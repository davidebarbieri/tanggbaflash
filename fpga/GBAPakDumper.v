==> flow/design.v <==
`default_nettype none
module GBAPakDumper
(
    input wire pin_clk,
    input wire pin_uart_rx,
    output wire pin_uart_tx,
    output reg pin_gbaRD,
    output reg pin_gbaWR,
    output reg pin_gbaCS,
    output reg pin_gbaCS2,
    inout wire [15:0] pin_gbaDataAddressLo,
    output wire [7:0] pin_gbaAddressHi
);
    reg meta_uart_rx = 1'b1;
    reg uart_rx = 1'b1;
    wire uart_byteReady;
    wire [7:0] uart_DataIn;
    wire [7:0] uart_DataOut;
    wire uart_sendData;
    wire uart_sendReady;
    uart_recv #(.WAIT_CYCLES(100)) u_rx (pin_clk, uart_rx, uart_DataIn, uart_byteReady);
    uart_send #(.WAIT_CYCLES(100)) u_tx (pin_clk, pin_uart_tx, uart_DataOut, uart_sendData, uart_sendReady);
    GBAPakReader pakReader (pin_clk, pak_startAddress, pak_endAddress, pak_startDump, pak_dumpCompleted, uart_DataOut, uart_sendData, uart_sendReady, 
        meta_gbaRD, meta_gbaWR, meta_gbaCS, meta_gbaCS2, pin_gbaDataAddressLo, pin_gbaAddressHi);
    wire [7:0] queue_DataIn;
    wire [7:0] queue_DataOut;
    wire queue_PushData;
    reg queue_PopData;
    wire queue_HasData;
    wire queue_IsFull;
    reg [23:0] pak_startAddress = 0;
    reg [23:0] pak_endAddress = 0;
    reg pak_startDump;
    wire pak_dumpCompleted;
    wire meta_gbaRD;
    wire meta_gbaWR;
    wire meta_gbaCS;
    wire meta_gbaCS2;
    always @(posedge pin_clk) 
    begin
        pin_gbaRD <= meta_gbaRD;
        pin_gbaWR <= meta_gbaWR;
        pin_gbaCS <= meta_gbaCS;
        pin_gbaCS2 <= meta_gbaCS2;
        meta_uart_rx <= pin_uart_rx;
        uart_rx <= meta_uart_rx;
        if (~pak_startDump && uart_byteReady)
        begin
            case (uart_DataIn)
                8'd97: begin   
                    pak_startAddress <= 0;
                    pak_endAddress <= 2097151;
                    pak_startDump <= 1;
                end
                8'd98: begin   
                    pak_startAddress <= 0;
                    pak_endAddress <= 4194303;
                    pak_startDump <= 1;
                end
                8'd99: begin   
                    pak_startAddress <= 0;
                    pak_endAddress <= 8388607;
                    pak_startDump <= 1;
                end
                8'd100: begin   
                    pak_startAddress <= 0;
                    pak_endAddress <= 16777215;
                    pak_startDump <= 1;
                end
                8'd104: begin   
                    pak_startAddress <= 0;
                    pak_endAddress <= 95;
                    pak_startDump <= 1;
                end
                8'd106: begin   
                    pak_startAddress <= 2097151;
                    pak_endAddress <= 2097247;
                    pak_startDump <= 1;
                end
                8'd107: begin   
                    pak_startAddress <= 4194303;
                    pak_endAddress <= 4194399;
                    pak_startDump <= 1;
                end
                8'd108: begin   
                    pak_startAddress <= 8388607;
                    pak_endAddress <= 8388703;
                    pak_startDump <= 1;
                end
                default: begin
                    pak_startDump <= 0;
                end
            endcase
        end
        else
        begin
            pak_startDump <= 0;
        end
    end
endmodule
`default_nettype none
module GBAPakReader
(
    input wire clk,
    input wire [23:0] dumpStartAddress,
    input wire [23:0] dumpEndAddress,
    input wire startDump,
    output wire dumpCompleted,
    output reg [7:0] output_Data,
    output reg output_Send,
    input wire output_IsReady,
    output wire pin_gbaRD,
    output wire pin_gbaWR,
    output wire pin_gbaCS,
    output wire pin_gbaCS2,
    inout wire [15:0] pin_gbaDataAddressLo,
    output wire [7:0] pin_gbaAddressHi
);
    localparam STATE_IDLE               = 0;
    localparam STATE_ENABLE_ADDRESS     = 1 + STATE_IDLE;
    localparam STATE_SET_ADDRESS        = 1 + STATE_ENABLE_ADDRESS;
    localparam STATE_SEND_ADDRESS       = 10 + STATE_SET_ADDRESS;
    localparam STATE_DISABLE_ADDRESS    = 10 + STATE_SEND_ADDRESS;
    localparam STATE_FETCH_DATA         = 1 + STATE_DISABLE_ADDRESS;
    localparam STATE_READ_DATA          = 12 + STATE_FETCH_DATA;
    localparam STATE_READ_DATA_0        = 1 + STATE_READ_DATA;
    localparam STATE_READ_DATA_1        = 1 + STATE_READ_DATA_0;
    localparam STATE_ADDRESS_INCREMENT  = 1 + STATE_READ_DATA_1;
    localparam STATE_MSB = $clog2(STATE_ADDRESS_INCREMENT + 1) - 1;
    reg [STATE_MSB:0] state = STATE_IDLE;
    reg rd_value = 1;
    reg cs_value = 1;
    reg [23:0] gbaAddress = 0;
    reg isGbaDAOutputMode = 0;
    reg [15:0] dataRead = 0;
    assign pin_gbaRD = rd_value;
    assign pin_gbaCS = cs_value;
    assign pin_gbaWR = 1;
    assign pin_gbaCS2 = 1;
    assign pin_gbaDataAddressLo = isGbaDAOutputMode ? gbaAddress[15:0] : 16'dz;
    assign pin_gbaAddressHi = gbaAddress[23:16];
    assign dumpCompleted = state == STATE_IDLE;
    always @(posedge clk) 
    begin
        case (state)
            STATE_IDLE: begin
                output_Send <= 0;
                cs_value <= 1;
                if (startDump)
                    state <= state + 1;
            end
            STATE_ENABLE_ADDRESS: begin
                isGbaDAOutputMode <= 1;
                state <= state + 1;
            end
            STATE_SET_ADDRESS: begin
                gbaAddress <= dumpStartAddress;
                state <= state + 1;
            end
            STATE_SEND_ADDRESS: begin
                cs_value <= 0;
                state <= state + 1;
            end
            STATE_DISABLE_ADDRESS: begin
                isGbaDAOutputMode <= 0;
                state <= state + 1;
            end
            STATE_FETCH_DATA:  begin
                rd_value <= 0;
                state <= state + 1;
            end
            STATE_READ_DATA: begin
                dataRead <= pin_gbaDataAddressLo;
                state <= state + 1;
            end
            STATE_READ_DATA_0: begin
                rd_value <= 1;
                if (output_IsReady) begin
                    output_Data <= dataRead[7:0];
                    output_Send <= 1;
                    state <= state + 1;
                end
                else
                    output_Send <= 0;
            end
            STATE_READ_DATA_1: begin
                if (output_IsReady) begin
                    output_Data <= dataRead[15:8];
                    output_Send <= 1;
                    state <= state + 1;
                end
                else
                    output_Send <= 0;
            end
            STATE_ADDRESS_INCREMENT: begin
                output_Send <= 0;
                if (gbaAddress == dumpEndAddress)
                    state <= STATE_IDLE;
                else
                    state <= STATE_SEND_ADDRESS + 1;  
                gbaAddress <= gbaAddress + 24'b1;
            end
            default:  
                state <= state + 1;
        endcase
    end
endmodule
`default_nettype none
module uart_recv
#(
    parameter WAIT_CYCLES = 10
)
(
    input wire clk,
    input wire uartRx,
    output reg [7:0] data,
    output wire dataReceived
);
    localparam STATE_IDLE  = 4'b1001;
    localparam STATE_START = 4'b1111;
    localparam STATE_DATA  = 4'b1000;
    localparam HALF_WAIT_CYCLES = WAIT_CYCLES / 2;
    localparam WAIT_CYCLES_MSB = $clog2(WAIT_CYCLES + 1) - 1;
    reg [WAIT_CYCLES_MSB:0] waitCounter = 0;
    reg [3:0] rcvState = STATE_IDLE;
    assign dataReceived = rcvState[3] && ~rcvState[0] && (waitCounter == 1);
    always @(posedge clk) 
    begin
        if (waitCounter != WAIT_CYCLES)
        begin
            waitCounter <= waitCounter + 1;
        end else
        begin
            if (rcvState[3] & ~rcvState[2])  
            begin
                if (uartRx == 0)
                begin
                    waitCounter <= HALF_WAIT_CYCLES;
                    rcvState <= STATE_START;
                end
            end
            else
            begin                    
                waitCounter <= 1;
                rcvState <= rcvState + 1;
                if (rcvState[3] == 0)
                    data <= {uartRx, data[7:1]};  
            end
        end
    end
endmodule
`default_nettype none
module uart_send
#(
    parameter WAIT_CYCLES = 10
)
(
    input wire clk,
    output wire uart_tx,
    input wire [7:0] data,
    input wire transmitByte,
    output wire ready
);
    localparam WAIT_CYCLES_MSB = $clog2(WAIT_CYCLES + 1) - 1;
    reg [WAIT_CYCLES_MSB:0] delayCounter = 0;
    reg [3:0] sndState = STATE_READY;
    reg [7:0] dataBuffer = 0;
    reg uart_tx_value = 1;
    assign uart_tx = uart_tx_value;
    assign ready = sndState == STATE_READY;
    localparam STATE_READY      = 4'b1001;
    localparam STATE_IDLE       = 4'b1010;
    localparam STATE_START_BIT  = 4'b1111;
    localparam STATE_WRITE      = 4'b0000;  
    localparam STATE_STOP_BIT   = 4'b1000;
    always @(posedge clk) 
    begin
        delayCounter <= delayCounter + 1;
        case (sndState)
            STATE_READY: begin
                uart_tx_value <= 1;
                sndState <= sndState + 1;
            end
            STATE_IDLE: begin
                uart_tx_value <= 1;
                if (transmitByte) begin
                    delayCounter <= 1;
                    dataBuffer <= data;
                    sndState <= STATE_START_BIT;
                end
                else
                    sndState <= STATE_READY;
            end 
            STATE_START_BIT: begin
                uart_tx_value <= 0;
                if (delayCounter == WAIT_CYCLES) begin
                    delayCounter <= 1;
                    sndState <= sndState + 1;
                end
            end
            default: begin
                uart_tx_value <= dataBuffer[sndState[2:0]];
                if (delayCounter == WAIT_CYCLES) begin
                    delayCounter <= 1;
                    sndState <= sndState + 1;
                end
            end
            STATE_STOP_BIT: begin
                uart_tx_value <= 1;
                if (delayCounter == WAIT_CYCLES) begin
                    delayCounter <= 1;
                    sndState <= sndState + 1;
                end
            end
        endcase
    end
endmodule
From RTL to reports: GBAPakDumper
The steps from the RTL of GBAPakDumper to its reports follow in flow order.
Lines are those of the file above, counted from 1.
The mark -- stands for no value.
- top module: GBAPakDumper
- clock input: pin_clk
- library: sky130hd
- timing corner: tt_025C_1v80

After elaboration
Source: Yosys, flattened and elaborated, memories not mapped. Widths are those after wreduce. Registers that Yosys merges into a memory's read port (data or address) are not register bits. Print and check cells do not count.
- register bits after elaboration: 150
- noted word-level cells: 121
- output and inout port bits: 29
- multiplexer cells: 29
- noted equal/unequal tests: 31
- reduce/logical cells: 25
- shift operators: 1
- add/sub/neg operators at 6
- bitwise operators at 7
- operators by type and width (cell ; number):
    case mux 24 bit (select 8 bit) ; 1
    case mux 24 bit (select 4 bit) ; 1
    == test 8 x 7 -> 1 bit (second input constant) ; 8
    case mux 24 bit (select 2 bit) ; 1
    two-way mux 7 bit ; 5
    adder 24 x 1 -> 24 bit (second input constant) ; 1
    == test 24 bit ; 1
    == test 6 bit (second input constant) ; 4
    case mux 6 bit (select 3 bit) ; 1
    == test 4 bit (second input constant) ; 4
    case mux 8 bit (select 2 bit) ; 1
    two-way mux 16 bit ; 1
    two-way mux 8 bit ; 2
    two-way mux 4 bit ; 4
    adder 7 x 1 -> 7 bit (second input constant) ; 2
    case mux 7 bit (select 2 bit) ; 1
    == test 6 x 5 -> 1 bit (second input constant) ; 2
    two-way mux 6 bit ; 2
    AND reduction 2 bit ; 5
    nonzero test 2 bit ; 5
    case mux 1 bit (select 2 bit) ; 5
    inequality test 2 bit (second input constant) ; 4
    adder 4 x 1 -> 4 bit (second input constant) ; 2
    indexed select 8 x 3 -> 1 bit ; 1
    nonzero test 8 bit ; 1
    OR reduction 8 bit ; 1
    case mux 4 bit (select 2 bit) ; 1
    == test 7 x 1 -> 1 bit (second input constant) ; 1
Other operator kinds: 20; their cells: 31.

Depth
Yosys ltp: most cells in a row. Word level: on the elaborated netlist, between registers, memories and ports. Mapped: between sequential cells and ports; inverters and the memories' decode and read muxes count.
- noted depth after elaboration: 5
- ABC_AREA: 0
- noted depth in mapped cells: 7
- mapped depth without buffers at 6

Netlist
The flow's flattened synthesis, as Yosys stat reports it; memories are mapped. The netlist is that of the ABC_AREA named above (0 if unset); the other value can give another one.
- noted chip area (Yosys): 5180.0 µm²
- sequential area at 3143.0 µm²
- noted cells in the netlist: 416
- buffer cells at 17
- noted flip-flops: 109
- cells by type (cell ; number ; total area (µm²)):
    sky130_fd_sc_hd__edfxtp_1 ; 96 ; 2.88E+03
    sky130_fd_sc_hd__dfxtp_1 ; 13 ; 260.25
    sky130_fd_sc_hd__ha_1 ; 15 ; 187.68
    sky130_fd_sc_hd__xnor2_1 ; 20 ; 175.168
    sky130_fd_sc_hd__nand3_1 ; 27 ; 135.13
    sky130_fd_sc_hd__a21oi_1 ; 25 ; 125.12
    sky130_fd_sc_hd__xor2_1 ; 12 ; 105.101
    sky130_fd_sc_hd__nand2_1 ; 27 ; 101.347
    sky130_fd_sc_hd__nor2_1 ; 26 ; 97.594
    sky130_fd_sc_hd__mux2_2 ; 8 ; 90.086
    sky130_fd_sc_hd__o21ai_0 ; 12 ; 60.058
    sky130_fd_sc_hd__a31oi_1 ; 9 ; 56.304
    sky130_fd_sc_hd__inv_1 ; 14 ; 52.55
    sky130_fd_sc_hd__nand4_1 ; 8 ; 50.048
    sky130_fd_sc_hd__buf_6 ; 4 ; 45.043
    sky130_fd_sc_hd__mux4_2 ; 2 ; 45.043
    sky130_fd_sc_hd__o31ai_1 ; 6 ; 45.043
    sky130_fd_sc_hd__or4_1 ; 6 ; 45.043
Not listed: further types 37, cells in them 86.
The figures by module come from a second, unflattened synthesis with its own total; it is not the netlist above.
- cells (unflattened synthesis): 452
- noted area total of the unflattened synthesis: 5487.8 µm²
Rows give one instance, submodules left out.
- by module (module ; cells ; instances ; sequential area (µm²) ; area (µm²)):
    GBAPakReader ; 271 ; 1 ; 1711.6 ; 3110.5
    uart_send (WAIT_CYCLES=100) ; 77 ; 1 ; 520.5 ; 962.2
    uart_recv (WAIT_CYCLES=100) ; 62 ; 1 ; 570.5 ; 854.6
    GBAPakDumper ; 42 ; 1 ; 380.4 ; 560.5

Timing after synthesis
OpenSTA on the mapped netlist: ideal clock, no wires. The path of least setup slack (recovery checks aside). Input and output delay are each 20% of the period. Register names are those of the netlist, which keeps one name where synthesis merged equal registers.
- path type: reg2reg
- start: register pakReader.state[0]
- end: register pakReader.gbaAddress[16]
- period at 7.3 ns
- noted path delay: 3.742 ns
- noted driving pins on the path: 4
- data arrival time at 3.268 ns
- time at the first pin at 0.000 ns
- slack: 3.558 ns
- synthesis period reached at 3.742 ns
"path delay" is the arrival time less input delay plus setup time.
"driving pins on the path" counts driving pins, that of a launching flip-flop among them; a cell with two outputs on the path counts twice.
"synthesis period reached" = period - worst setup slack (recovery checks aside). The figure is calculated, with input and output delays left at 20% of the set period.
The rows between start and end are the longest chain of elaborated cells between them; the timing report does not say that the signal goes this way. Where chains are equally long, one stands for them.
Each line given opens the expression or statement behind the cell; cells for indexed reads and writes are added by Yosys, which also makes memories of some case tables.
At most two assigning lines are given for a register; there are more.
The path ends at the enable pin of a flip-flop; only ways to that pin are counted.
- cell sequence: sky130_fd_sc_hd__edfxtp_1 -> sky130_fd_sc_hd__inv_1 -> sky130_fd_sc_hd__ha_1 -> sky130_fd_sc_hd__nor4b_1
- length of the longest elaborated chain: 2
- RTL lines, path after synthesis (what ; line ; RTL):
    from (decl) ; 130 ; reg [STATE_MSB:0] state = STATE_IDLE;
    from (assign) ; 150 ; state <= state + 1;
    from (assign) ; 154 ; state <= state + 1;
    == test 6 x 2 -> 1 bit ; 145 ; case (state)
    nonzero test 2 bit ; -- ;
    to (assign) ; 157 ; gbaAddress <= dumpStartAddress;
    to (assign) ; 201 ; gbaAddress <= gbaAddress + 24'b1;
    to (decl) ; 133 ; reg [23:0] gbaAddress = 0;

Path in the finished layout
Path of least setup slack in the final report of run 1 (OpenROAD, finished layout, wires in). Where an end is a register, its clock arrival counts in the times.
- path type: reg2reg
- start: register (no name shown)
- end: register pakReader.state[2]
- time at the first pin at 0.35 ns
- noted driving pins on the path: 6
- data arrival time at 2.34 ns
- period at 2.42 ns
- slack: 0.15 ns
At most two assigning lines are given for a register; there are more.
- cell sequence: sky130_fd_sc_hd__edfxtp_1 -> sky130_fd_sc_hd__and3_1 -> sky130_fd_sc_hd__nand4_1 -> sky130_fd_sc_hd__a2111oi_0 -> sky130_fd_sc_hd__buf_4 -> sky130_fd_sc_hd__a22oi_1
- RTL lines, path post-layout (what ; line ; RTL):
    to (assign) ; 150 ; state <= state + 1;
    to (assign) ; 154 ; state <= state + 1;
    to (decl) ; 130 ; reg [STATE_MSB:0] state = STATE_IDLE;
No chain of elaborated cells between the ends is given.

Module GBAPakDumper, platform sky130hd: 2 stored runs of the flow (Yosys, OpenROAD) with differing settings, in no particular order. Input and output delays are each 20% of the period that was set; the output load is 0.01 pF.
"reached clock period" is the run's clock period less its worst setup slack. It is reckoned from that one timing run; input and output delays stay at 20% of the period that was set.
"time on the worst setup path" means the part of the period allowed to the worst setup path (the constraints hold back 20% at inputs and 20% at outputs) less its slack; where the path has registers, the arrival times of their clocks count too.
"total power of the final layout" rests on the timing tool's default activity at the inputs, not on a simulated workload.

Run 1
Settings were period_ns = 2.42; CORE_UTILIZATION = 31; SETUP_SLACK_MARGIN = -0.24; PLACE_DENSITY = 0.42; CELL_PAD_IN_SITES_GLOBAL_PLACEMENT = 3; TNS_END_PERCENT = 45; ABC_AREA = 0; GPL_TIMING_DRIVEN = 1; GPL_ROUTABILITY_DRIVEN = 1; CTS_CLUSTER_SIZE = 66; CTS_CLUSTER_DIAMETER = 225; SLEW_MARGIN = 25; CAP_MARGIN = 20; CORE_MARGIN = 2
- worst setup slack after layout: 0.154 ns
- final worst hold slack: 0.215 ns
- synthesized cell area: 5180.0 µm²
- final utilization: 36.3%
- time on the worst setup path at 2.27 ns
- type of the worst setup path: reg2reg
- reached clock period at 2.266 ns
- sum of negative setup slack at 0.000 ns
- die area: 17759.6 µm²
- noted the total power of the final layout: 3.489 mW

Run 2
Settings were period_ns = 6.53; CORE_UTILIZATION = 53; SETUP_SLACK_MARGIN = 1.92; PLACE_DENSITY_LB_ADDON = 0.3; HOLD_SLACK_MARGIN = 0.29; CORE_MARGIN = 6; TNS_END_PERCENT = 20; ABC_AREA = 0; GPL_TIMING_DRIVEN = 0; CAP_MARGIN = 40; MIN_ROUTING_LAYER = met1; MAX_ROUTING_LAYER = met4; SLEW_MARGIN = 20
- worst setup slack after layout: 3.736 ns
- final worst hold slack: 0.338 ns
- synthesized cell area: 5180.0 µm²
- final utilization: 61.1%
- time on the worst setup path at 1.49 ns
- type of the worst setup path: reg2out
- reached clock period at 2.794 ns
- sum of negative setup slack at 0.000 ns
- die area: 12289.9 µm²
- noted the total power of the final layout: 1.142 mW
